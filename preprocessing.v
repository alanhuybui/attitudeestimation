==> flow/design.v <==
`timescale 1 ns / 1 ns
module preprocessor
          (clk,
           reset,
           RAW_GYRO_X,
           RAW_GYRO_Y,
           RAW_ACCL_X,
           RAW_ACCL_Y,
           RAW_ACCL_Z,
           GYRO_X,
           GYRO_Y,
           ACCL_X,
           ACCL_Y,
           ACCL_Z,
           TVALID,
           TREADY);
  input   clk;
  input   reset;
  input   signed [15:0] RAW_GYRO_X;   
  input   signed [15:0] RAW_GYRO_Y;   
  input   signed [15:0] RAW_ACCL_X;   
  input   signed [15:0] RAW_ACCL_Y;   
  input   signed [15:0] RAW_ACCL_Z;   
  output  signed [15:0] GYRO_X;   
  output  signed [15:0] GYRO_Y;   
  output  signed [15:0] ACCL_X;   
  output  signed [15:0] ACCL_Y;   
  output  signed [15:0] ACCL_Z;   
  input TVALID;
  output TREADY;
  assign TREADY = 1'b1;
  wire signed [30:0] Data_Type_Conversion6_out1;   
  wire signed [61:0] Gain8_mul_temp;   
  wire signed [16:0] Gain8_out1;   
  wire signed [33:0] Gain12_mul_temp;   
  wire signed [15:0] Gain12_out1;   
  reg signed [15:0] Unit_Delay_out1;   
  wire signed [30:0] Data_Type_Conversion1_out1;   
  wire signed [61:0] Gain2_mul_temp;   
  wire signed [16:0] Gain2_out1;   
  wire signed [33:0] Gain1_mul_temp;   
  wire signed [15:0] Gain1_out1;   
  reg signed [15:0] Unit_Delay1_out1;   
  wire signed [30:0] Data_Type_Conversion_out1;   
  wire signed [61:0] Gain3_mul_temp;   
  wire signed [16:0] Gain3_out1;   
  wire signed [33:0] Gain4_mul_temp;   
  wire signed [15:0] Gain4_out1;   
  reg signed [15:0] Unit_Delay2_out1;   
  wire signed [30:0] Data_Type_Conversion2_out1;   
  wire signed [61:0] Gain5_mul_temp;   
  wire signed [16:0] Gain5_out1;   
  wire signed [33:0] Gain6_mul_temp;   
  wire signed [15:0] Gain6_out1;   
  reg signed [15:0] Unit_Delay3_out1;   
  wire signed [30:0] Data_Type_Conversion3_out1;   
  wire signed [61:0] Gain7_mul_temp;   
  wire signed [16:0] Gain7_out1;   
  wire signed [33:0] Gain9_mul_temp;   
  wire signed [15:0] Gain9_out1;   
  reg signed [15:0] Unit_Delay4_out1;   
  assign Data_Type_Conversion6_out1 = {RAW_GYRO_X, 15'b000000000000000};
  assign Gain8_mul_temp = 31'sb0100000000000000100000000000001 * Data_Type_Conversion6_out1;
  assign Gain8_out1 = Gain8_mul_temp[60:44] + $signed({1'b0, Gain8_mul_temp[43] & (( ~ Gain8_mul_temp[61]) | (|Gain8_mul_temp[42:0]))});
  assign Gain12_mul_temp = 17'sb01111101000000000 * Gain8_out1;
  assign Gain12_out1 = Gain12_mul_temp[31:16] + $signed({1'b0, Gain12_mul_temp[15] & (( ~ Gain12_mul_temp[33]) | (|Gain12_mul_temp[14:0]))});
  always @(posedge clk)
    begin : Unit_Delay_process
      if (reset == 1'b1) begin
        Unit_Delay_out1 <= 16'sb0000000000000000;
      end
      else if (TREADY && TVALID) begin
        Unit_Delay_out1 <= Gain12_out1;
      end
    end
  assign GYRO_X = Unit_Delay_out1;
  assign Data_Type_Conversion1_out1 = {RAW_GYRO_Y, 15'b000000000000000};
  assign Gain2_mul_temp = 31'sb0100000000000000100000000000001 * Data_Type_Conversion1_out1;
  assign Gain2_out1 = Gain2_mul_temp[60:44] + $signed({1'b0, Gain2_mul_temp[43] & (( ~ Gain2_mul_temp[61]) | (|Gain2_mul_temp[42:0]))});
  assign Gain1_mul_temp = 17'sb01111101000000000 * Gain2_out1;
  assign Gain1_out1 = Gain1_mul_temp[31:16] + $signed({1'b0, Gain1_mul_temp[15] & (( ~ Gain1_mul_temp[33]) | (|Gain1_mul_temp[14:0]))});
  always @(posedge clk)
    begin : Unit_Delay1_process
      if (reset == 1'b1) begin
        Unit_Delay1_out1 <= 16'sb0000000000000000;
      end
      else if (TREADY && TVALID) begin
        Unit_Delay1_out1 <= Gain1_out1;
      end
    end
  assign GYRO_Y = Unit_Delay1_out1;
  assign Data_Type_Conversion_out1 = {RAW_ACCL_X, 15'b000000000000000};
  assign Gain3_mul_temp = 31'sb0100000000000000100000000000001 * Data_Type_Conversion_out1;
  assign Gain3_out1 = Gain3_mul_temp[60:44] + $signed({1'b0, Gain3_mul_temp[43] & (( ~ Gain3_mul_temp[61]) | (|Gain3_mul_temp[42:0]))});
  assign Gain4_mul_temp = 17'sb01011101110000000 * Gain3_out1;
  assign Gain4_out1 = Gain4_mul_temp[31:16] + $signed({1'b0, Gain4_mul_temp[15] & (( ~ Gain4_mul_temp[33]) | (|Gain4_mul_temp[14:0]))});
  always @(posedge clk)
    begin : Unit_Delay2_process
      if (reset == 1'b1) begin
        Unit_Delay2_out1 <= 16'sb0000000000000000;
      end
      else if (TREADY && TVALID) begin
        Unit_Delay2_out1 <= Gain4_out1;
      end
    end
  assign ACCL_X = Unit_Delay2_out1;
  assign Data_Type_Conversion2_out1 = {RAW_ACCL_Y, 15'b000000000000000};
  assign Gain5_mul_temp = 31'sb0100000000000000100000000000001 * Data_Type_Conversion2_out1;
  assign Gain5_out1 = Gain5_mul_temp[60:44] + $signed({1'b0, Gain5_mul_temp[43] & (( ~ Gain5_mul_temp[61]) | (|Gain5_mul_temp[42:0]))});
  assign Gain6_mul_temp = 17'sb01011101110000000 * Gain5_out1;
  assign Gain6_out1 = Gain6_mul_temp[31:16] + $signed({1'b0, Gain6_mul_temp[15] & (( ~ Gain6_mul_temp[33]) | (|Gain6_mul_temp[14:0]))});
  always @(posedge clk)
    begin : Unit_Delay3_process
      if (reset == 1'b1) begin
        Unit_Delay3_out1 <= 16'sb0000000000000000;
      end
      else if (TREADY && TVALID) begin
        Unit_Delay3_out1 <= Gain6_out1;
      end
    end
  assign ACCL_Y = Unit_Delay3_out1;
  assign Data_Type_Conversion3_out1 = {RAW_ACCL_Z, 15'b000000000000000};
  assign Gain7_mul_temp = 31'sb0100000000000000100000000000001 * Data_Type_Conversion3_out1;
  assign Gain7_out1 = Gain7_mul_temp[60:44] + $signed({1'b0, Gain7_mul_temp[43] & (( ~ Gain7_mul_temp[61]) | (|Gain7_mul_temp[42:0]))});
  assign Gain9_mul_temp = 17'sb01011101110000000 * Gain7_out1;
  assign Gain9_out1 = Gain9_mul_temp[31:16] + $signed({1'b0, Gain9_mul_temp[15] & (( ~ Gain9_mul_temp[33]) | (|Gain9_mul_temp[14:0]))});
  always @(posedge clk)
    begin : Unit_Delay4_process
      if (reset == 1'b1) begin
        Unit_Delay4_out1 <= 16'sb0000000000000000;
      end
      else if (TREADY && TVALID) begin
        Unit_Delay4_out1 <= Gain9_out1;
      end
    end
  assign ACCL_Z = Unit_Delay4_out1;
endmodule
# == Tool chain data of preprocessor ==
# Tool output for the design above, in the order of the flow.
# Line numbers count from 1 in the design file above.
# Operators carry their Yosys type and port widths (W data, S select, Z words).
# Cell names lack the library's common part.
# Not given: -
# setup
top_module,preprocessor
clk_port,clk
lib,sky130hd
lib_corner,tt_025C_1v80

# == Elaborated design ==
# Yosys after proc, flatten, opt, wreduce and memory -nomap, before mapping. Enables and synchronous resets that opt folds into registers are not counted as muxes. Memory bits, and registers merged into a memory's read port (data or address), are not among the register bits. Print and check cells are not counted. Equal cells are merged and count once.
# classes
add_sub_neg,10
mul,10
div_mod_pow,0
cmp,0
n_eq,0
n_shift,0
n_mux,0
n_logic,30
reduce_logical,10
# ops
operator,n
$mul A31 B16 Y47 const A,5
$mul A10 B17 Y27 const A,3
$mul A8 B17 Y25 const A,2
$reduce_or A28 Y1,5
$add A17 B1 Y17,5
$add A16 B1 Y16,5
$reduce_or A8 Y1,3
$reduce_or A6 Y1,2
$and A1 B1 Y1,10
$or A1 B1 Y1,10
$not A1 Y1,10
# bits
register_bits,80
latchBits,0
mem_bits_rw,0
romBits,0
clocked_rd_ports_x_width,0
mem_count,0
input_bits,83
output_inout_bits,81
word_cells,65

# == Longest topological paths ==
# Longest topological path by Yosys (ltp), each cell counted once; first at word level (registers and memories cut), then after technology mapping (sequential cells cut; the memories' decode and read muxes count).
# depth
ltp_word,10
ABC_AREA,0
depth_mapped,57
mapped_depth_nobuf,57

# == Synthesis result ==
# Source: synth_stat.txt of the flow (Yosys; design flattened, memories mapped). It holds for the ABC_AREA given above (unset counts as 0); a run with the other value may have another netlist.
# The area totals of this step are shown rounded.
# types
cell,n,type_area_um2
ha_1,731,9.15E+03
fa_1,381,7.63E+03
inv_1,759,2.85E+03
xnor2_1,233,2.04E+03
dfxtp_1,80,1.6E+03
xor2_1,155,1.36E+03
a21oi_1,181,905.869
nor2_1,218,818.285
nand2_1,145,544.272
a21o_1,69,517.997
o21ai_0,102,510.49
a211oi_1,64,480.461
nand3_1,83,415.398
nor3_1,71,355.341
nand4_1,55,344.08
a31oi_1,50,312.8
mux2i_1,29,290.278
o21bai_1,36,270.259
# Not listed: further types 78, cells in them 555.
# synth_totals
cell_count,3997
yosys_area_um2,34400
sequential_area_um2,1600
ffs,80
n_buf,91

# == Path before layout ==
# Path of least setup slack by OpenSTA after synthesis, without wires, with an ideal clock, recovery checks aside; 20% of the period is set as input and as output delay. Where synthesis merged equal registers, the netlist keeps one of their names.
# synth_timing
path_kind,input port to flip-flop
from,in RAW_ACCL_Z[13]
to,reg Unit_Delay4_out1[13]
period_ns,29.8
in_delay_ns,5.960
setup_time_ns,0.091
arrival_ns,18.096
path_slack_ns,11.613
path_delay_ns,12.227
path_stages,53
path_buffers,0
synth_period_reached_ns,18.187
# "path_delay_ns" is the arrival time less input delay plus setup time.
# "path_stages" counts driving pins, that of a launching flip-flop among them; a cell with two outputs on the path counts twice.
# "synth_period_reached_ns" is the clock period less the worst setup slack; recovery checks do not enter. This is arithmetic on one report: input and output delays are still those of the set period (20% each).
# The rows between start and end are the longest chain of elaborated cells between them; the timing report does not say that the signal goes this way. Where chains are equally long, one stands for them.
# A line is the first line of the expression or statement that the cell stems from. Yosys adds cells for indexed reads and writes and turns some case tables into memories.
# synth_via
path_cell_list,ha_1 > inv_1 > fa_1 > inv_1 > ha_1 > inv_1 > fa_1 > inv_1 > ha_1 > ha_1 > and4_1 > a221oi_1 > o21bai_1 > a41oi_2 > a31oi_1 > a41oi_1 > o21bai_1 > a21oi_1 > [... 17 more ...] > ha_1 > a21oi_1 > inv_1 > a31oi_1 > or3b_2 > a31oi_1 > nor3_1 > o21bai_1 > a21o_1 > a31oi_1 > xnor2_1 > a31oi_1 > ha_1 > nand3_1 > or3b_2 > or3_1 > or3_1 > a311oi_1
elab_chain_len,10
# synth_rtl
item,line,source
from (decl),23,input   signed [15:0] RAW_ACCL_Z;
$mul A31 B16 Y47,123,assign Gain7_mul_temp = 31'sb0100000000000000100000000000001 * Data_Type_Conversion3_out1;
$not A1 Y1,124,"assign Gain7_out1 = Gain7_mul_temp[60:44] + $signed({1'b0, Gain7_mul_temp[43] & (( ~ Gain7_mul_temp[61]) | (|G ..."
$or A1 B1 Y1,124,
$and A1 B1 Y1,124,
$add A17 B1 Y17,124,
$mul A10 B17 Y27,125,assign Gain9_mul_temp = 17'sb01011101110000000 * Gain7_out1;
$not A1 Y1,126,"assign Gain9_out1 = Gain9_mul_temp[31:16] + $signed({1'b0, Gain9_mul_temp[15] & (( ~ Gain9_mul_temp[33]) | (|G ..."
$or A1 B1 Y1,126,
$and A1 B1 Y1,126,
$add A16 B1 Y16,126,
to (assign),130,Unit_Delay4_out1 <= 16'sb0000000000000000;
to (assign),133,Unit_Delay4_out1 <= Gain9_out1;
to (decl),61,reg signed [15:0] Unit_Delay4_out1;

# == Worst path after layout ==
# Path of least setup slack in the final report of run A (OpenROAD, finished layout, wires in). Where an end is a register, its clock arrival counts in the times.
# layout_timing
path_kind,input port to flip-flop
from,in RAW_ACCL_Z[13]
to,reg Unit_Delay4_out1[11]
period_ns,18.0
in_delay_ns,3.60
setup_time_ns,0.14
arrival_ns,17.30
path_slack_ns,0.90
path_stages,55
path_buffers,1
# The rows between start and end are the longest chain of elaborated cells between them; the timing report does not say that the signal goes this way. Where chains are equally long, one stands for them.
# layout_via
path_cell_list,clkdlybuf4s50_1 > ha_1 > inv_1 > fa_1 > inv_1 > ha_1 > inv_1 > fa_1 > inv_1 > ha_1 > ha_1 > and4_1 > a221oi_1 > o21bai_1 > a41oi_2 > a31oi_1 > a41oi_1 > o21bai_1 > [... 19 more ...] > a21oi_2 > inv_1 > a31oi_1 > or3b_2 > a31oi_1 > nor3_1 > o21bai_1 > a21o_1 > a31oi_1 > xnor2_1 > a31oi_1 > ha_1 > nand3_1 > or3b_2 > or3_1 > nor3_1 > xor2_2 > a211oi_1
elab_chain_len,10
# layout_rtl
item,line,source
from (decl),23,input   signed [15:0] RAW_ACCL_Z;
$mul A31 B16 Y47,123,assign Gain7_mul_temp = 31'sb0100000000000000100000000000001 * Data_Type_Conversion3_out1;
$not A1 Y1,124,"assign Gain7_out1 = Gain7_mul_temp[60:44] + $signed({1'b0, Gain7_mul_temp[43] & (( ~ Gain7_mul_temp[61]) | (|G ..."
$or A1 B1 Y1,124,
$and A1 B1 Y1,124,
$add A17 B1 Y17,124,
$mul A10 B17 Y27,125,assign Gain9_mul_temp = 17'sb01011101110000000 * Gain7_out1;
$not A1 Y1,126,"assign Gain9_out1 = Gain9_mul_temp[31:16] + $signed({1'b0, Gain9_mul_temp[15] & (( ~ Gain9_mul_temp[33]) | (|G ..."
$or A1 B1 Y1,126,
$and A1 B1 Y1,126,
$add A16 B1 Y16,126,
to (assign),130,Unit_Delay4_out1 <= 16'sb0000000000000000;
to (assign),133,Unit_Delay4_out1 <= Gain9_out1;
to (decl),61,reg signed [15:0] Unit_Delay4_out1;

# Stored flow runs of preprocessor (2 of them; Yosys, OpenROAD, sky130hd). They differ in their settings and are not a sequence. Constraints: input delay and output delay 20% of the set period each, output load 0.01 pF.
# "achieved_clock_period_ns" = clock period - worst setup slack. The figure is calculated, with input and output delays left at 20% of the set period.
# "worstPathTime_ns" = time allowed to the worst setup path (clock period - input delay - output delay, where it has them) - its slack; a late launch clock adds to it, a late capture clock takes from it.
# Measured values are rounded.
# A setting shown as . is not set for that run.
run name,period_ns,CORE_UTILIZATION,TNS_END_PERCENT,GPL_TIMING_DRIVEN,GPL_ROUTABILITY_DRIVEN,CTS_CLUSTER_SIZE,CTS_CLUSTER_DIAMETER,MAX_ROUTING_LAYER,CAP_MARGIN,CORE_MARGIN,SLEW_MARGIN,ws_hold_ns,design_die_area_um2,util_pct,cell_area_final_um2,fin_ws_ns,worstPathTime_ns,critical_path_type,synth_area_um2,achieved_clock_period_ns,total_negative_slack_ns
run A,18.0,57,25,0,0,94,321,met4,20,2,20,0.485,62400,62.5,37500,0.900,13.50,input port to flip-flop,34400,17.100,0.000
run B,20.4,40,.,.,.,.,.,.,20,2,20,0.483,88500,43.9,37400,2.92,13.40,input port to flip-flop,34400,17.478,0.000
