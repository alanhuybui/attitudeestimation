==> flow/design.v <==
`timescale 1ns / 1ps
module spi_axis_bridge(
    input clk,
    input reset,
    input read_ready,
    input [7:0] read_data,
    input TREADY,
    output reg TVALID,
    output [103:0] TDATA
    );
    reg [103:0] register_buffer;
    reg [3:0] internal_counter;
    always @ (posedge clk) begin
        if (reset)
            register_buffer <= 104'd0;
        else if (read_ready)
            register_buffer <= {register_buffer[95:0], read_data};
        end
    always @ (posedge clk) begin
        if (reset)
            internal_counter <= 4'd0;
        else if (internal_counter == 4'd13)
            internal_counter <= 4'd0;
        else if (read_ready)
            internal_counter <= internal_counter + 1'b1;
        end
    always @ (posedge clk) begin
        if (reset)
            TVALID <= 1'b0;
        else if (internal_counter == 4'd13)
            TVALID <= 1'b1;
        else if (TVALID && TREADY)
            TVALID <= 1'b0;
        end
    assign TDATA = register_buffer;
endmodule
# --- Step by step through the tools: spi_axis_bridge ---
# Tool output for the design above, in the order of the flow.
# Line numbers count from 1 in the design file above.
inputs:
  top_module: "spi_axis_bridge"
  clock: "clk"
  lib: "sky130hd"
  pvt_corner: "tt_025C_1v80"

# --- Word level ---
# Source: Yosys, flattened and elaborated, memories not mapped. Widths are those after wreduce. Registers that Yosys merges into a memory's read port (data or address) are not register bits. Print and check cells do not count. Equal cells are merged and count once.
classes:
  n_eq: 1
  reduce_and_logical: 3
  mux: 2
  add_sub_neg: 1
op_table:
  columns: ["operator", "n"]
  rows:
  - ["4-bit by 1-bit adder with 4-bit output (second input constant)", 1]
  - ["4-bit == test (second input constant)", 1]
  - ["2-bit nonzero test", 1]
  - ["2-bit OR reduction", 1]
  - ["1-bit 2-to-1 mux", 2]
  - ["1-bit logical AND", 1]
bits:
  inputBits: 12
  word_cells: 10
  output_inout_bits: 105
  register_bits: 109

# --- Logic depth ---
# Depth = most cells in a row (Yosys ltp): at word level without a register or memory, in the mapped netlist without a sequential cell, where the memories' decode and read muxes count.
logic_depth:
  ltp_word: 3
  abc_area: 0
  mapped_depth: 5
  mapped_depth_nobuf: 5

# --- Mapped cells and area ---
# Yosys stat after the flow's synthesis: flattened, memories mapped to cells. It holds for the ABC_AREA given above (unset counts as 0); a run with the other value may have another netlist.
by_type:
  columns: ["cell_type", "n", "area_total_um2"]
  rows:
  - ["sky130_fd_sc_hd__dfxtp_1", 109, 2.18E+03]
  - ["sky130_fd_sc_hd__mux2i_1", 104, 1.04E+03]
  - ["sky130_fd_sc_hd__nor2_1", 108, 405.389]
  - ["sky130_fd_sc_hd__buf_4", 11, 82.579]
  - ["sky130_fd_sc_hd__clkbuf_1", 9, 33.782]
  - ["sky130_fd_sc_hd__ha_1", 2, 25.024]
  - ["sky130_fd_sc_hd__xor2_1", 2, 17.517]
  - ["sky130_fd_sc_hd__buf_8", 1, 15.014]
  - ["sky130_fd_sc_hd__a211oi_2", 1, 12.512]
  - ["sky130_fd_sc_hd__nand2b_1", 2, 12.512]
  - ["sky130_fd_sc_hd__buf_6", 1, 11.261]
  - ["sky130_fd_sc_hd__buf_2", 2, 10.01]
  - ["sky130_fd_sc_hd__xnor2_1", 1, 8.758]
  - ["sky130_fd_sc_hd__nand4_1", 1, 6.256]
  - ["sky130_fd_sc_hd__a21oi_1", 1, 5.005]
  - ["sky130_fd_sc_hd__nand3_1", 1, 5.005]
  - ["sky130_fd_sc_hd__inv_1", 1, 3.754]
  - ["sky130_fd_sc_hd__nand2_1", 1, 3.754]
mapped:
  mapped_area_um2: 3881.2
  stdcells: 358
  sequential_area_um2: 2182.1
  buf_cells: 24
  ff_cells: 109

# --- Timing after synthesis ---
# Path of least setup slack by OpenSTA after synthesis, without wires, with an ideal clock, recovery checks aside; 20% of the period is set as input and as output delay. Where synthesis merged equal registers, the netlist keeps one of their names.
synth_path:
  path_kind: "in2reg"
  from: "input port read_ready"
  to: "register register_buffer[85]"
  path_slack_ns: 0.489
  t_arrival_ns: 0.963
  path_delay_ns: 0.775
  driving_pins: 5
  setup_ns: 0.128
  t_required_ns: 1.452
  launch_ns: 0.316
  tclk_ns: 1.58
  n_path_buf: 3
  input_delay_ns: 0.316
  synth_period_reached_ns: 1.091
# "path_delay_ns" = arrival - input delay + setup time.
# "driving_pins": output pins that drive a net of the path, with the launching flip-flop's if there is one; two outputs of one cell count as two.
# "synth_period_reached_ns" is the clock period less the worst setup slack; recovery checks do not enter. This is arithmetic on one report: input and output delays are still those of the set period (20% each).
synth_between:
  cell_sequence: "sky130_fd_sc_hd__buf_4 sky130_fd_sc_hd__buf_6 sky130_fd_sc_hd__buf_8 sky130_fd_sc_hd__mux2i_1 sky130_fd_sc_hd__nor2_1"
synth_rtl:
  columns: ["item", "line_no", "source"]
  rows:
  - ["start: declaration", 5, "input read_ready,"]
  - ["end: assignment", 15, "register_buffer <= 104'd0;"]
  - ["end: assignment", 17, "register_buffer <= {register_buffer[95:0], read_data};"]
  - ["end: declaration", 11, "reg [103:0] register_buffer;"]
# No chain of elaborated cells between the ends is given.

# --- Worst path after layout ---
# From the final timing report of run 1: the path of least setup slack in the routed layout; clock arrival at registers is part of the times.
layout_path:
  path_kind: "reg2out"
  from: "register register_buffer[25]"
  to: "output port TDATA[25]"
  n_path_buf: 1
  path_slack_ns: 0.08
  t_arrival_ns: 1.35
  launch_ns: 0.33
  driving_pins: 2
  output_delay_ns: 0.36
  t_required_ns: 1.42
  tclk_ns: 1.78
layout_between:
  cell_sequence: "sky130_fd_sc_hd__dfxtp_1 sky130_fd_sc_hd__clkdlybuf4s50_1"
  elab_chain_len: 0
  cone_cells: 0
  lines_between: 0
layout_rtl:
  columns: ["item", "line_no", "source"]
  rows:
  - ["start: declaration", 11, "reg [103:0] register_buffer;"]
  - ["start: assignment", 15, "register_buffer <= 104'd0;"]
  - ["start: assignment", 17, "register_buffer <= {register_buffer[95:0], read_data};"]
  - ["end: declaration", 9, "output [103:0] TDATA"]

==> results <==
Record of 2 stored runs of the RTL-to-layout flow on spi_axis_bridge, platform sky130hd. The runs are unordered. Constraints: input delay and output delay 20% of the set period each, output load 0.01 pF.
"timing.achieved_period_ns" = clock period - worst setup slack. The figure is calculated, with input and output delays left at 20% of the set period.
"worstPathTime_ns" = time allowed to the worst setup path (clock period - input delay - output delay, where it has them) - its slack; a late launch clock adds to it, a late capture clock takes from it.
"power.total_mw" rests on the timing tool's default activity at the inputs, not on a simulated workload.

--- run 1 ---
==> flow/run.sh <==
#!/bin/bash
# the make line also repeats the synthesis and layout settings of config.mk as NAME=value (left out here)
make -C /OpenROAD-flow-scripts/flow DESIGN_CONFIG=/design/flow/config.mk WORK_HOME=/design/flow/orfs CLKGATE_MAP_FILE= finish
==> flow/config.mk <==
export PLATFORM = sky130hd
export DESIGN_NAME = spi_axis_bridge
export DESIGN_NICKNAME = spi_axis_bridge
export VERILOG_FILES = /design/flow/design.v
export SDC_FILE = /design/flow/constraint.sdc
export NUM_CORES = 4
export LEC_CHECK = 0
export CAP_MARGIN = 20
export CELL_PAD_IN_SITES_DETAIL_PLACEMENT = 0
export CORE_MARGIN = 2
export CORE_UTILIZATION = 34
export GPL_ROUTABILITY_DRIVEN = 1
export MAX_ROUTING_LAYER = met4
export PLACE_DENSITY = 0.4
export SLEW_MARGIN = 20
==> flow/constraint.sdc <==
create_clock -name core_clock -period 1.78 [get_ports {clk}]
set_input_delay 0.3560 -clock core_clock [delete_from_list [all_inputs] [get_ports {clk}]]
set_output_delay 0.3560 -clock core_clock [all_outputs]
set_load 0.01 [all_outputs]

==> results, as YAML <==
results:
  power.total_mw: 4.915
  synth_chip_area_um2: 3881.2
  final_setup_tns_ns: 0.000
  timing.hold.ws_ns: 0.360
  timing.achieved_period_ns: 1.704
  stdcell_area_um2: 5509.0
  final_die_area_um2: 12285.5
  setup_ws_ns: 0.076
  worstPathTime_ns: 1.35
  worst_setup_path_type: "reg2out"

--- run 2 ---
==> flow/run.sh <==
#!/bin/bash
# the make line also repeats the synthesis and layout settings of config.mk as NAME=value (left out here)
make -C /OpenROAD-flow-scripts/flow DESIGN_CONFIG=/design/flow/config.mk WORK_HOME=/design/flow/orfs CLKGATE_MAP_FILE= finish
==> flow/config.mk <==
export PLATFORM = sky130hd
export DESIGN_NAME = spi_axis_bridge
export DESIGN_NICKNAME = spi_axis_bridge
export VERILOG_FILES = /design/flow/design.v
export SDC_FILE = /design/flow/constraint.sdc
export NUM_CORES = 4
export LEC_CHECK = 0
export ABC_AREA = 1
export CAP_MARGIN = 20
export CORE_MARGIN = 2
export CORE_UTILIZATION = 63
export GPL_TIMING_DRIVEN = 1
export MAX_ROUTING_LAYER = met5
export MIN_ROUTING_LAYER = met1
export PLACE_DENSITY_LB_ADDON = 0.1
export SETUP_SLACK_MARGIN = 0.31
export SLEW_MARGIN = 20
export TNS_END_PERCENT = 90
==> flow/constraint.sdc <==
create_clock -name core_clock -period 1.37 [get_ports {clk}]
set_input_delay 0.2740 -clock core_clock [delete_from_list [all_inputs] [get_ports {clk}]]
set_output_delay 0.2740 -clock core_clock [all_outputs]
set_load 0.01 [all_outputs]

==> results, as YAML <==
outcome: "no results, clock tree synthesis failed with DPL-0038"
