==> flow/design.v <==
`timescale 1ns / 1ps
module spi_interface(
    input div_clk,
    input reset,
    input sensor_select,
    input write_start,
    input [7:0] write_data,
    input [2:0] write_count_bytes,
    output reg write_ready,
    output wire read_ready,
    output wire [7:0] read_data,
    output wire SCLK,
    output wire MOSI,
    input  wire MISO_G,
    output wire SS_G,
    input  wire MISO_A,
    output wire SS_A
    );
    parameter GYRO = 0;
    parameter ACCL = 1;
    parameter state_init = 0;
    parameter state_idle = 1;
    parameter state_write_init = 2;
    parameter state_write_set_ss = 3;
    parameter state_write_hi = 4;
    parameter state_write_lo = 5;
    parameter state_write_done = 6;
    reg [3:0] current_state;
    reg [3:0] next_state;
    reg [7:0] shift_reg_tx;
    reg tx_reset;
    reg tx_parallel_load_enable;
    reg tx_shift_right_enable;
    reg [7:0] shift_reg_rx;
    reg rx_reset;
    reg rx_shift_left_enable;
    reg slave_select_gyro;
    reg slave_select_accl;
    reg shared_clk;
    reg [3:0] count;
    reg [2:0] count_bytes;
    reg count_reset;
    reg count_load;
    reg count_enable;
    reg count_done;
    reg count_bytes_done;
    always @ (posedge div_clk) begin
        if (reset)
            current_state <= state_init;
        else
            current_state <= next_state;
        end
    always @ (*) begin
        next_state = current_state;
        case (current_state)
            state_init: begin
                next_state = state_idle;
                end
            state_idle: begin
                if (write_start)
                    next_state = state_write_init;
                end
            state_write_init: begin
                next_state = state_write_set_ss;
                end
            state_write_set_ss: begin
                next_state = state_write_hi;
                end
            state_write_hi: begin
                if (count_bytes_done)
                    next_state = state_write_done;
                else
                    next_state = state_write_lo;
                end
            state_write_lo: begin
                next_state = state_write_hi;
                end
            state_write_done: begin
                next_state = state_idle;
                end
            default: begin
                next_state = state_init;
                end
            endcase
        end
    always @ (posedge div_clk) begin
        if (tx_reset)
            shift_reg_tx <= 8'd0;
        else if (tx_parallel_load_enable)
            shift_reg_tx <= write_data;
        else if (tx_shift_right_enable)
            shift_reg_tx <= {shift_reg_tx[6:0], 1'b0};
        if (rx_reset)
            shift_reg_rx <= 8'd0;
        else if (rx_shift_left_enable && (sensor_select == GYRO))
            shift_reg_rx <= {shift_reg_rx[6:0], MISO_G};
        else if (rx_shift_left_enable && (sensor_select == ACCL))
            shift_reg_rx <= {shift_reg_rx[6:0], MISO_A};
        if (count_reset) begin
            count <= 4'd0;
            count_bytes <= 3'd0;
            count_done <= 1'b0;
            count_bytes_done <= 1'b0;
            end
        else if (count_load) begin
            count <= 4'd15;
            count_bytes <= write_count_bytes;
            end
        else if (count_enable) begin
            count <= count - 1;
            count_done <= 1'b0;
            if (count == 4'd1 && (write_count_bytes != count_bytes))
                count_done <= 1'b1;
            if (count == 4'd0) begin
                count_bytes <= count_bytes - 1;
                end
            if (count_bytes == 3'd1 && count == 4'd2)
                count_bytes_done <= 1'b1;
            end
        end
    always @ (*) begin
            write_ready = 1'b0;
            tx_reset = 1'b0;
            tx_parallel_load_enable = 1'b0;
            tx_shift_right_enable = 1'b0;
            rx_reset = 1'b0;
            rx_shift_left_enable = 1'b0;
            slave_select_gyro = 1'b1;
            slave_select_accl = 1'b1;
            shared_clk = 1'b0;
            count_reset = 1'b0;
            count_load = 1'b0;
            count_enable = 1'b0;
            case (current_state)
                state_init: begin
                    tx_reset = 1'b1;
                    rx_reset = 1'b1;
                    count_reset = 1'b1;
                    end
                state_idle: begin
                    write_ready = 1'b1;
                    count_reset = 1'b1;
                    end
                state_write_init: begin
                    count_load = 1'b1;
                    tx_parallel_load_enable = 1'b1;
                    end
                state_write_set_ss: begin
                    rx_shift_left_enable = 1'b1;
                    if (sensor_select == GYRO)
                        slave_select_gyro = 1'b0;
                    else
                        slave_select_accl = 1'b0;
                    end
                state_write_hi: begin
                    shared_clk = 1'b1;
                    tx_shift_right_enable = 1'b1;
                    count_enable = 1'b1;
                    if (sensor_select == GYRO)
                        slave_select_gyro = 1'b0;
                    else
                        slave_select_accl = 1'b0;
                    end
                state_write_lo: begin
                    shared_clk = 1'b0;
                    rx_shift_left_enable = 1'b1;
                    count_enable = 1'b1;
                    if (sensor_select == GYRO)
                        slave_select_gyro = 1'b0;
                    else
                        slave_select_accl = 1'b0;
                    end
                state_write_done: begin
                    shared_clk = 1'b0;
                    count_enable = 1'b1;
                    if (sensor_select == GYRO)
                        slave_select_gyro = 1'b0;
                    else
                        slave_select_accl = 1'b0;
                    end
                endcase
            end
        assign MOSI = shift_reg_tx[7];
        assign SS_G = slave_select_gyro;
        assign SS_A = slave_select_accl;
        assign SCLK = shared_clk;
        assign read_ready = count_done;
        assign read_data = shift_reg_rx;
endmodule
== Reports on spi_interface ==
Tool output for the design above, in the order of the flow.
Lines are those of the file above, counted from 1.
A cell with - has no value.

* Top: spi_interface
* Clock: div_clk
* Standard-cell library: sky130hd
* Corner: tt_025C_1v80

== Word-level counts ==
Yosys after proc, flatten, opt, wreduce and memory -nomap, before mapping. Memory bits, and registers merged into a memory's read port (data or address), are not among the register bits. Print and check cells are not counted. Equal cells are merged and count once.

* $add $sub $neg: 2
* Equality and inequality tests: 11
* Muxes and demuxes: 24
* Bitwise logic cells: 2
* Reduce/logical cells: 18

{| class="wikitable"
|+ Operators by type and width
! kind !! number
|-
| 8-bit 2-to-1 mux || 4
|-
| 4-bit parallel mux with 5-bit select || 1
|-
| 4-bit by 2-bit == test with 1-bit output with constant B || 3
|-
| 4-bit by 3-bit == test with 1-bit output with constant B || 3
|-
| 1-bit 2-to-1 mux || 12
|-
| 4-bit 2-to-1 mux || 3
|-
| 3-bit 2-to-1 mux || 3
|-
| 2-bit nonzero test || 4
|-
| 4-bit by 1-bit == test with 1-bit output with constant B || 2
|-
| 4-bit zero test || 2
|-
| 2-bit OR reduction || 3
|-
| 1-bit logical AND || 4
|-
| 2-bit AND reduction || 2
|-
| 4-bit by 1-bit subtractor with 4-bit output with constant B || 1
|-
| 4-bit OR reduction || 1
|-
| 3-bit by 1-bit subtractor with 3-bit output with constant B || 1
|-
| 3-bit by 1-bit == test with 1-bit output with constant B || 1
|-
| 3-bit != test || 1
|-
| 3-bit AND reduction || 1
|-
| 3-bit OR reduction || 1
|-
| 1-bit NOT || 2
|-
| 2-bit != test with constant B || 1
|-
| 2-bit 2-to-1 mux || 1
|}

* Register bits after elaboration: 29

== Logic depth ==
Longest topological path by Yosys (ltp), each cell counted once; first at word level (registers and memories cut), then after technology mapping (sequential cells cut; the memories' decode and read muxes count).

* Depth after elaboration: 6
* ABC_AREA: 0
* Mapped depth: 5

== Mapped cells and area ==
Source: synth_stat.txt of the flow (Yosys; design flattened, memories mapped). It holds for the ABC_AREA given above (unset counts as 0); a run with the other value may have another netlist.

* Mapped cells: 161
* Mapped area: 0.0014089 mm^2
* Sequential part of the area: 0.0006406 mm^2
* Flip-flop cells: 32
* Buffers: 9

{| class="wikitable"
|+ Cells by type
! cell !! number !! total area (um^2)
|-
| sky130_fd_sc_hd__dfxtp_1 || 32 || 640.614
|-
| sky130_fd_sc_hd__nand2_1 || 29 || 108.854
|-
| sky130_fd_sc_hd__a21oi_1 || 16 || 80.077
|-
| sky130_fd_sc_hd__ha_1 || 5 || 62.56
|-
| sky130_fd_sc_hd__mux2_1 || 5 || 56.304
|-
| sky130_fd_sc_hd__xor2_1 || 4 || 35.034
|-
| sky130_fd_sc_hd__nor2_1 || 9 || 33.782
|-
| sky130_fd_sc_hd__clkbuf_1 || 7 || 26.275
|-
| sky130_fd_sc_hd__inv_1 || 6 || 22.522
|-
| sky130_fd_sc_hd__mux2_2 || 2 || 22.522
|-
| sky130_fd_sc_hd__nor3b_1 || 3 || 22.522
|-
| sky130_fd_sc_hd__mux2i_1 || 2 || 20.019
|-
| sky130_fd_sc_hd__nor3_1 || 4 || 20.019
|-
| sky130_fd_sc_hd__a31oi_1 || 3 || 18.768
|-
| sky130_fd_sc_hd__nand4_1 || 3 || 18.768
|-
| sky130_fd_sc_hd__and3b_1 || 2 || 17.517
|-
| sky130_fd_sc_hd__a21boi_1 || 2 || 15.014
|-
| sky130_fd_sc_hd__nand3_1 || 3 || 15.014
|}

Other cell types: 18; their cells: 24.

== Worst setup path after synthesis ==
Path of least setup slack by OpenSTA after synthesis, without wires, with an ideal clock, recovery checks aside; 20% of the period is set as input and as output delay. Where synthesis merged equal registers, the netlist keeps one of their names.

* Kind: register to output
* Start: register current_state
* End: output port SS_A
* Clock period: 2.79 ns
* Time at the first pin: 0.000 ns
* Arrival time: 1.074 ns
* Data required time: 2.232 ns
* Path slack: 1.158 ns
* Delay of the path: 1.074 ns
* Stages on the path: 4
* Synthesis period reached: 1.632 ns

"delay of the path" is the arrival time less input delay plus setup time.
A path that ends at an output port has no setup time.
"stages on the path": output pins that drive a net of the path, with the launching flip-flop's if there is one; two outputs of one cell count as two.
"synthesis period reached" = period - worst setup slack (recovery checks aside). The figure is calculated, with input and output delays left at 20% of the set period.
Where an end lacks its bit number, it is one bit of the signal, or one of the new flip-flops if synthesis recoded a state register.
Between the ends stands the longest chain of elaborated cells between them, by number of cells; it is not shown to be the way that was timed. Of several equally long chains one is given.
A line is the first line of the expression or statement that the cell stems from. Yosys adds cells for indexed reads and writes and turns some case tables into memories.

* Cell sequence: sky130_fd_sc_hd__dfxtp_1 > sky130_fd_sc_hd__or2_1 > sky130_fd_sc_hd__clkbuf_1 > sky130_fd_sc_hd__o31ai_1
* Cells in the longest elaborated chain: 3
* Elaborated cells on any way between the ends: 6

{| class="wikitable"
|+ RTL lines, path post-synthesis
! item !! RTL line !! source
|-
| start, declared || 28 || <nowiki>reg [3:0] current_state;</nowiki>
|-
| start, assigned || 49 || <nowiki>current_state <= state_init;</nowiki>
|-
| start, assigned || 51 || <nowiki>current_state <= next_state;</nowiki>
|-
| 4-bit by 3-bit == test with 1-bit output || 134 || <nowiki>case (current_state)</nowiki>
|-
| 4-bit OR reduction || - ||
|-
| 1-bit 2-to-1 mux || 134 ||
|-
| end, declared || 17 || <nowiki>output wire SS_A</nowiki>
|}

== Path in the finished layout ==
From the final timing report of run A: the path of least setup slack in the routed layout; clock arrival at registers is part of the times.

* Kind: register to output
* Start: register current_state
* End: output port SS_A
* Clock period: 1.03 ns
* Time at the first pin: 0.34 ns
* Arrival time: 1.25 ns
* Data required time: 0.82 ns
* Path slack: -0.43 ns
* Stages on the path: 4

Where an end lacks its bit number, it is one bit of the signal, or one of the new flip-flops if synthesis recoded a state register.
Between the ends stands the longest chain of elaborated cells between them, by number of cells; it is not shown to be the way that was timed. Of several equally long chains one is given.

* Cell sequence: sky130_fd_sc_hd__dfxtp_2 > sky130_fd_sc_hd__or2_4 > sky130_fd_sc_hd__o31ai_2 > sky130_fd_sc_hd__buf_2
* Cells in the longest elaborated chain: 3
* Elaborated cells on any way between the ends: 6

{| class="wikitable"
|+ RTL lines, path after layout
! item !! RTL line !! source
|-
| start, declared || 28 || <nowiki>reg [3:0] current_state;</nowiki>
|-
| start, assigned || 49 || <nowiki>current_state <= state_init;</nowiki>
|-
| start, assigned || 51 || <nowiki>current_state <= next_state;</nowiki>
|-
| 4-bit by 3-bit == test with 1-bit output || 134 || <nowiki>case (current_state)</nowiki>
|-
| 4-bit OR reduction || - ||
|-
| 1-bit 2-to-1 mux || 134 ||
|-
| end, declared || 17 || <nowiki>output wire SS_A</nowiki>
|}

Wiki page: spi_interface / flow data

Stored flow runs of spi_interface (2 of them; Yosys, OpenROAD, sky130hd). They differ in their settings and are not a sequence. Constraints: input delay and output delay 20% of the set period each, output load 0.01 pF.
"clock period reached" means the clock period less the worst setup slack. The figure is calculated, with input and output delays left at 20% of the set period.
"time used up by the worst setup path" = time allowed to the worst setup path (clock period - input delay - output delay, where it has them) - its slack; a late launch clock adds to it, a late capture clock takes from it.
"power" is the tool's figure for a default switching activity; nothing was simulated.

=== Run A ===
{| class="wikitable"
! Setting !! Value
|-
| period_ns || 1.03
|-
| CAP_MARGIN || 20
|-
| CORE_MARGIN || 2
|-
| CORE_UTILIZATION || 40
|-
| SLEW_MARGIN || 20
|-
! Result !! Value
|-
| Synthesis area || 0.0014089 mm^2
|-
| Die area || 0.0040126 mm^2
|-
| Standard-cell area after routing || 0.0023385 mm^2
|-
| Utilization in the final report || 0.695
|-
| Worst slack on setup checks || -0.429 ns
|-
| Sum of negative setup slack || -3.785 ns
|-
| Final worst hold slack || 0.405 ns
|-
| Power || 0.002626 W
|-
| Clock period reached || 1.459 ns
|-
| Time used up by the worst setup path || 1.25 ns
|-
| Worst setup path kind || register to output
|}

=== Run B ===
{| class="wikitable"
! Setting !! Value
|-
| period_ns || 1.0
|-
| CORE_UTILIZATION || 52
|-
| SETUP_SLACK_MARGIN || -0.07
|-
| PLACE_DENSITY_LB_ADDON || 0.09
|-
| HOLD_SLACK_MARGIN || 0.21
|-
| CELL_PAD_IN_SITES_DETAIL_PLACEMENT || 2
|-
| GPL_TIMING_DRIVEN || 1
|-
| CAP_MARGIN || 0
|-
| CORE_MARGIN || 2
|-
| SLEW_MARGIN || 20
|}
Incomplete, placement halted on DPL-0033.
